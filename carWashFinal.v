==> flow/design.v <==
`timescale 1ns / 1ps
module carWashFinal(clk,coin,reset_program,basic_program,extra_cleaning_program,platinum_program,Lssd,Rssd
);
input clk,coin,reset_program,basic_program,extra_cleaning_program,platinum_program;
output reg [6:0] Rssd, Lssd;
reg [3:0] state;
parameter S0=4'b0000,S1=4'b0001,S2=4'b0010,S3=4'b0011,
    S4=4'b0100,S5=4'b0101,S6=4'b0110,S7=4'b0111,
    S8=4'b1000,S9=4'b1001,S10=4'b1010,S11=4'b1011,
    S12=4'b1100,S13=4'b1101,S14=4'b1110,S15=4'b1111;
always@ (posedge clk)begin
    case (basic_program)
        1: begin
            if(coin) begin
                case(state)
                    S0:  state=S1;
                    S1:  state=S5;
                    S5:  state=S11;
                    S11: state=S6;
                    S6:  state=S12;
                    S12: state = S0;
                    default: state=S0;
                endcase
            end
        end
    endcase
    case (extra_cleaning_program)
        1: begin
            if(coin) begin
                case(state)
                    S0:  state = S2;
                    S2:  state = S4;
                    S4:  state = S11;
                    S11: state = S5;
                    S5:  state = S13;
                    S13: state = S6;
                    S6:  state = S12;
                    S12: state = S0;
                    default: state=S0;
                endcase
            end
        end
    endcase
    case (platinum_program)
        1: begin
            if (coin) begin
                case (state)
                    S0:  state = S3;
                    S3:  state = S4;
                    S4:  state = S11;
                    S11: state = S5;
                    S5:  state = S13;
                    S13: state = S6;
                    S6:  state = S7;
                    S7:  state = S14;
                    S14: state = S15;
                    S15: state = S8;
                    S8:  state =S9;
                    S9:  state = S10;
                    S10: state = ID;
                    S12: state = S0;
                    default: state=S0;
                endcase
            end
        end
    endcase
    case (reset_program)
        1:begin
            state=S0;
        end
    endcase
    case (state)
        S0:   begin Lssd=7'b0000001; Rssd=7'b0000001; end
        S1:   begin Lssd=7'b0011111; Rssd=7'b1100111; end
        S2:   begin Lssd=7'b1001111; Rssd=7'b1100111; end
        S3:   begin Lssd=7'b1100111; Rssd=7'b1100111; end
        S4:   begin Lssd=7'b1100111; Rssd=7'b1011011; end
	  S5:   begin Lssd=7'b1011011; Rssd=7'b1000111; end
        S6:   begin Lssd=7'b0000101; Rssd=7'b0110000; end
        S15:  begin Lssd=7'b0000101; Rssd=7'b0110000; end
        S7:   begin Lssd=7'b0111110; Rssd=7'b0111110; end
	  S8:   begin Lssd=7'b0000000; Rssd=7'b0111101; end
        S9:   begin Lssd=7'b0000101; Rssd=7'b1011011; end
        S10:  begin Lssd=7'b1011011; Rssd=7'b0110111; end
        S11:  begin Lssd=7'b0000000; Rssd=7'b1001110; end
        S13:  begin Lssd=7'b0000000; Rssd=7'b1001110; end
        S14:  begin Lssd=7'b0000000; Rssd=7'b1001110; end
        S12:  begin Lssd=7'b1111110; Rssd=7'b1111111; end
        default: begin Lssd=7'b0000001; Rssd=7'b0000001; end
    endcase
end
endmodule
Tool chain data of carWashFinal
Tool output for the design above, in the order of the flow. Lines are those of the file above, counted from 1. Operators carry their Yosys type and port widths (W data, S select, Z words). Cell names lack the library's common part. Not given: n/a

Top module: carWashFinal. Clock port: clk. Standard-cell library: sky130hd. Timing corner: tt_025C_1v80.

Word-level counts
Yosys after proc, flatten, opt, wreduce and memory -nomap, before mapping. Enables and synchronous resets that opt folds into registers are not counted as muxes. Print and check cells are not counted. Equal cells are merged and count once. Memory sizes are those after Yosys's memory passes, which may raise the word count (mostly to a power of two), join words into wider ones and drop unused or constant bits.

For bits in latches the number is 0. Memory bits (read-only): 288. Under input bits stands 6. Under RAM bits stands 0. Under word width x clocked read ports stands 14. The figure for memory cells is 2. For register bits after elaboration the number is 4.

The entry for multipliers reads 0. For add/subtract/negate cells the number is 0. For magnitude comparators the number is 0. The entry for bitwise operators reads 0. Under reductions and logical operators stands 2. Shifts and indexed selects: 0. For div/mod/pow operators the number is 0. For mux-type cells the number is 9. Equality and inequality tests: 16.

Memories: (no name shown) (words 16, bits a word 14, rd ports 1, wr ports 0, RTL line 72) `case (state)`; (no name shown) (words 16, bits a word 4, rd ports 1, wr ports 0, RTL line 30) `case(state)`.

Operators with widths (count): $pmux W4 S13 (1); $eq A4 B4 Y1 const B (8); $mux W4 (7); $eq A4 B3 Y1 const B (6); $pmux W4 S5 (1); $logic_not A4 Y1 (2); $eq A4 B1 Y1 const B (1); $eq A4 B2 Y1 const B (1).

Depth
Longest topological path by Yosys (ltp), each cell counted once; first at word level (registers and memories cut), then after technology mapping (sequential cells cut; the memories' decode and read muxes count).

For depth in word-level cells the number is 11. The entry for ABC_AREA reads 0. Gate-level depth with buffers: 19. Depth with buffers taken out: 17.

Netlist
The flow's flattened synthesis, as Yosys stat reports it; memories are mapped. The netlist is that of the ABC_AREA named above (0 if unset); the other value can give another one.

Cell types: dfxtp_1 (count 18, area in all 360.346 µm²); ha_1 (count 12, area in all 150.144 µm²); a21oi_1 (count 19, area in all 95.091 µm²); nand2_1 (count 15, area in all 56.304 µm²); o21ai_0 (count 10, area in all 50.048 µm²); buf_6 (count 4, area in all 45.043 µm²); mux2i_1 (count 4, area in all 40.038 µm²); a21boi_0 (count 4, area in all 30.029 µm²); and4b_1 (count 3, area in all 30.029 µm²); inv_1 (count 8, area in all 30.029 µm²); nor2_1 (count 8, area in all 30.029 µm²); a21oi_2 (count 3, area in all 26.275 µm²); xnor2_1 (count 3, area in all 26.275 µm²); and2_1 (count 4, area in all 25.024 µm²); nand3_1 (count 4, area in all 20.019 µm²); nor4bb_1 (count 2, area in all 20.019 µm²); o211a_1 (count 2, area in all 20.019 µm²); a31oi_1 (count 3, area in all 18.768 µm²).

Other cell types: 33; their cells: 41.

Synthesis area: 1398.8 µm². Under flip-flop cells stands 18. The entry for cells in the netlist reads 167.

Path before layout
OpenSTA on the mapped netlist: ideal clock, no wires. The path of least setup slack (recovery checks aside). Input and output delay are each 20% of the period. Register names are those of the netlist, which keeps one name where synthesis merged equal registers.

Path type: input -> register. Start: input port coin. End: register Lssd[2]. Library setup time: 70 ps. Clock period: 4430 ps. Under path slack stands 473 ps. For stages the number is 16. The entry for delay of the path reads 3071 ps. The figure for launch time at the first pin is 886 ps. The figure for arrival time is 3887 ps. The figure for synthesis period reached is 3957 ps.

"delay of the path" is the arrival time less input delay plus setup time. "stages": output pins that drive a net of the path, with the launching flip-flop's if there is one; two outputs of one cell count as two. "synthesis period reached" = period - worst setup slack (recovery checks aside). The figure is calculated, with input and output delays left at 20% of the set period. Between the ends stands the longest chain of elaborated cells between them, by number of cells; it is not shown to be the way that was timed. Of several equally long chains one is given. Each line given opens the expression or statement behind the cell; cells for indexed reads and writes are added by Yosys, which also makes memories of some case tables. The chain passes a memory read, where the word-level depth is cut; so it can be longer than that depth. At most two assigning lines are given for a register; there are more.

Cells stage by stage: buf_6 and3b_1 o21ai_0 inv_1 ha_1 a311o_1 and2_1 buf_6 nor3_1 o21ai_0 a31oi_1 inv_1 ha_1 nor2_1 a21oi_1 a21oi_1. The entry for length of the longest elaborated chain reads 10.

Ends and longest elaborated chain, post-synthesis: from (decl) (RTL line 4) `input clk,coin,reset_program,basic_program,extra_cleaning_program,platinum_program;`; $mux W4 (RTL line 14) `if(coin) begin`; $mux W4 (RTL line 12) `case (basic_program)`; $mem_v2 Z16 W4 (RTL line 30) `case(state)`; $mux W4 (RTL line 29) `if(coin) begin`; $mux W4 (RTL line 27) `case (extra_cleaning_program)`; $eq A4 B4 Y1 (RTL line 47) `case (state)`; $pmux W4 S13 (RTL line 47); $mux W4 (RTL line 46) `if (coin) begin`; $mux W4 (RTL line 44) `case (platinum_program)`; $mux W4 (RTL line 67) `case (reset_program)`; to (assign) (RTL line 73) `S0:   begin Lssd=7'b0000001; Rssd=7'b0000001; end`; to (assign) (RTL line 74) `S1:   begin Lssd=7'b0011111; Rssd=7'b1100111; end`; to (decl) (RTL line 5) `output reg [6:0] Rssd, Lssd;`.

Path in the finished layout
Path of least setup slack in the final report of run 1 (OpenROAD, finished layout, wires in). Where an end is a register, its clock arrival counts in the times. The report prints the path's times to 10 ps; the period is as set.

Path type: input -> register. Start: input port coin. End: register Lssd[5]. The figure for arrival time is 3470 ps. For stages the number is 17. Library setup time: 70 ps. Under path slack stands 710 ps. Clock period: 3950 ps. The figure for launch time at the first pin is 790 ps.

Between the ends stands the longest chain of elaborated cells between them, by number of cells; it is not shown to be the way that was timed. Of several equally long chains one is given. The chain passes a memory read, where the word-level depth is cut; so it can be longer than that depth. At most two assigning lines are given for a register; there are more.

Cells stage by stage: buf_8 buf_4 a21boi_2 a211oi_4 buf_6 ha_4 a311o_1 buf_4 nand2_4 nand3_1 o21ai_1 nand2b_1 buf_4 ha_4 nor2_4 a21oi_2 a21oi_1. The entry for length of the longest elaborated chain reads 10.

Ends and longest elaborated chain, post-layout: from (decl) (RTL line 4) `input clk,coin,reset_program,basic_program,extra_cleaning_program,platinum_program;`; $mux W4 (RTL line 14) `if(coin) begin`; $mux W4 (RTL line 12) `case (basic_program)`; $mem_v2 Z16 W4 (RTL line 30) `case(state)`; $mux W4 (RTL line 29) `if(coin) begin`; $mux W4 (RTL line 27) `case (extra_cleaning_program)`; $eq A4 B4 Y1 (RTL line 47) `case (state)`; $pmux W4 S13 (RTL line 47); $mux W4 (RTL line 46) `if (coin) begin`; $mux W4 (RTL line 44) `case (platinum_program)`; $mux W4 (RTL line 67) `case (reset_program)`; to (assign) (RTL line 73) `S0:   begin Lssd=7'b0000001; Rssd=7'b0000001; end`; to (assign) (RTL line 74) `S1:   begin Lssd=7'b0011111; Rssd=7'b1100111; end`; to (decl) (RTL line 5) `output reg [6:0] Rssd, Lssd;`.

--- measured runs ---
2 stored runs of carWashFinal in the flow (synthesis by Yosys, layout by OpenROAD, sky130hd cells), in arbitrary order. Constraints: input delay and output delay 20% of the set period each, output load 0.01 pF. "power consumption" is the tool's figure for a default switching activity; nothing was simulated.

Files of run 1:
==> flow/run.sh <==
#!/bin/bash
# the make line also repeats the synthesis and layout settings of config.mk as NAME=value (left out here)
make -C /OpenROAD-flow-scripts/flow DESIGN_CONFIG=/design/flow/config.mk WORK_HOME=/design/flow/orfs CLKGATE_MAP_FILE= finish
==> flow/config.mk <==
export PLATFORM = sky130hd
export DESIGN_NAME = carWashFinal
export DESIGN_NICKNAME = carWashFinal
export VERILOG_FILES = /design/flow/design.v
export SDC_FILE = /design/flow/constraint.sdc
export NUM_CORES = 4
export LEC_CHECK = 0
export CAP_MARGIN = 20
export CORE_MARGIN = 2
export CORE_UTILIZATION = 40
export SETUP_SLACK_MARGIN = 1.17
export SLEW_MARGIN = 20
==> flow/constraint.sdc <==
create_clock -name core_clock -period 3.95 [get_ports {clk}]
set_input_delay 0.7900 -clock core_clock [delete_from_list [all_inputs] [get_ports {clk}]]
set_output_delay 0.7900 -clock core_clock [all_outputs]
set_load 0.01 [all_outputs]

Results of run 1. The post-synthesis cell area comes to 1398.8 µm². The die footprint is 3986.0 µm². The standard-cell area after routing stands at 2200.9 µm². The worst slack on setup checks comes to 712 ps. The sum of negative setup slack reads 0 ps. The power consumption is 0.6169 mW.

Files of run 2:
==> flow/run.sh <==
#!/bin/bash
# the make line also repeats the synthesis and layout settings of config.mk as NAME=value (left out here)
make -C /OpenROAD-flow-scripts/flow DESIGN_CONFIG=/design/flow/config.mk WORK_HOME=/design/flow/orfs CLKGATE_MAP_FILE= finish
==> flow/config.mk <==
export PLATFORM = sky130hd
export DESIGN_NAME = carWashFinal
export DESIGN_NICKNAME = carWashFinal
export VERILOG_FILES = /design/flow/design.v
export SDC_FILE = /design/flow/constraint.sdc
export NUM_CORES = 4
export LEC_CHECK = 0
export ABC_AREA = 0
export CAP_MARGIN = 40
export CELL_PAD_IN_SITES_DETAIL_PLACEMENT = 1
export CORE_ASPECT_RATIO = 1.51
export CORE_MARGIN = 9
export CORE_UTILIZATION = 40
export CTS_CLUSTER_SIZE = 22
export MIN_ROUTING_LAYER = met1
export SETUP_SLACK_MARGIN = 0.11
export SLEW_MARGIN = 20
export TNS_END_PERCENT = 25
==> flow/constraint.sdc <==
create_clock -name core_clock -period 3.17 [get_ports {clk}]
set_input_delay 0.6340 -clock core_clock [delete_from_list [all_inputs] [get_ports {clk}]]
set_output_delay 0.6340 -clock core_clock [all_outputs]
set_load 0.01 [all_outputs]

Results of run 2. The post-synthesis cell area comes to 1398.8 µm². The die footprint is 5995.2 µm². The standard-cell area after routing stands at 2326.0 µm². The worst slack on setup checks comes to -180 ps. The sum of negative setup slack reads -1604 ps. The power consumption is 0.8814 mW.
--- end ---
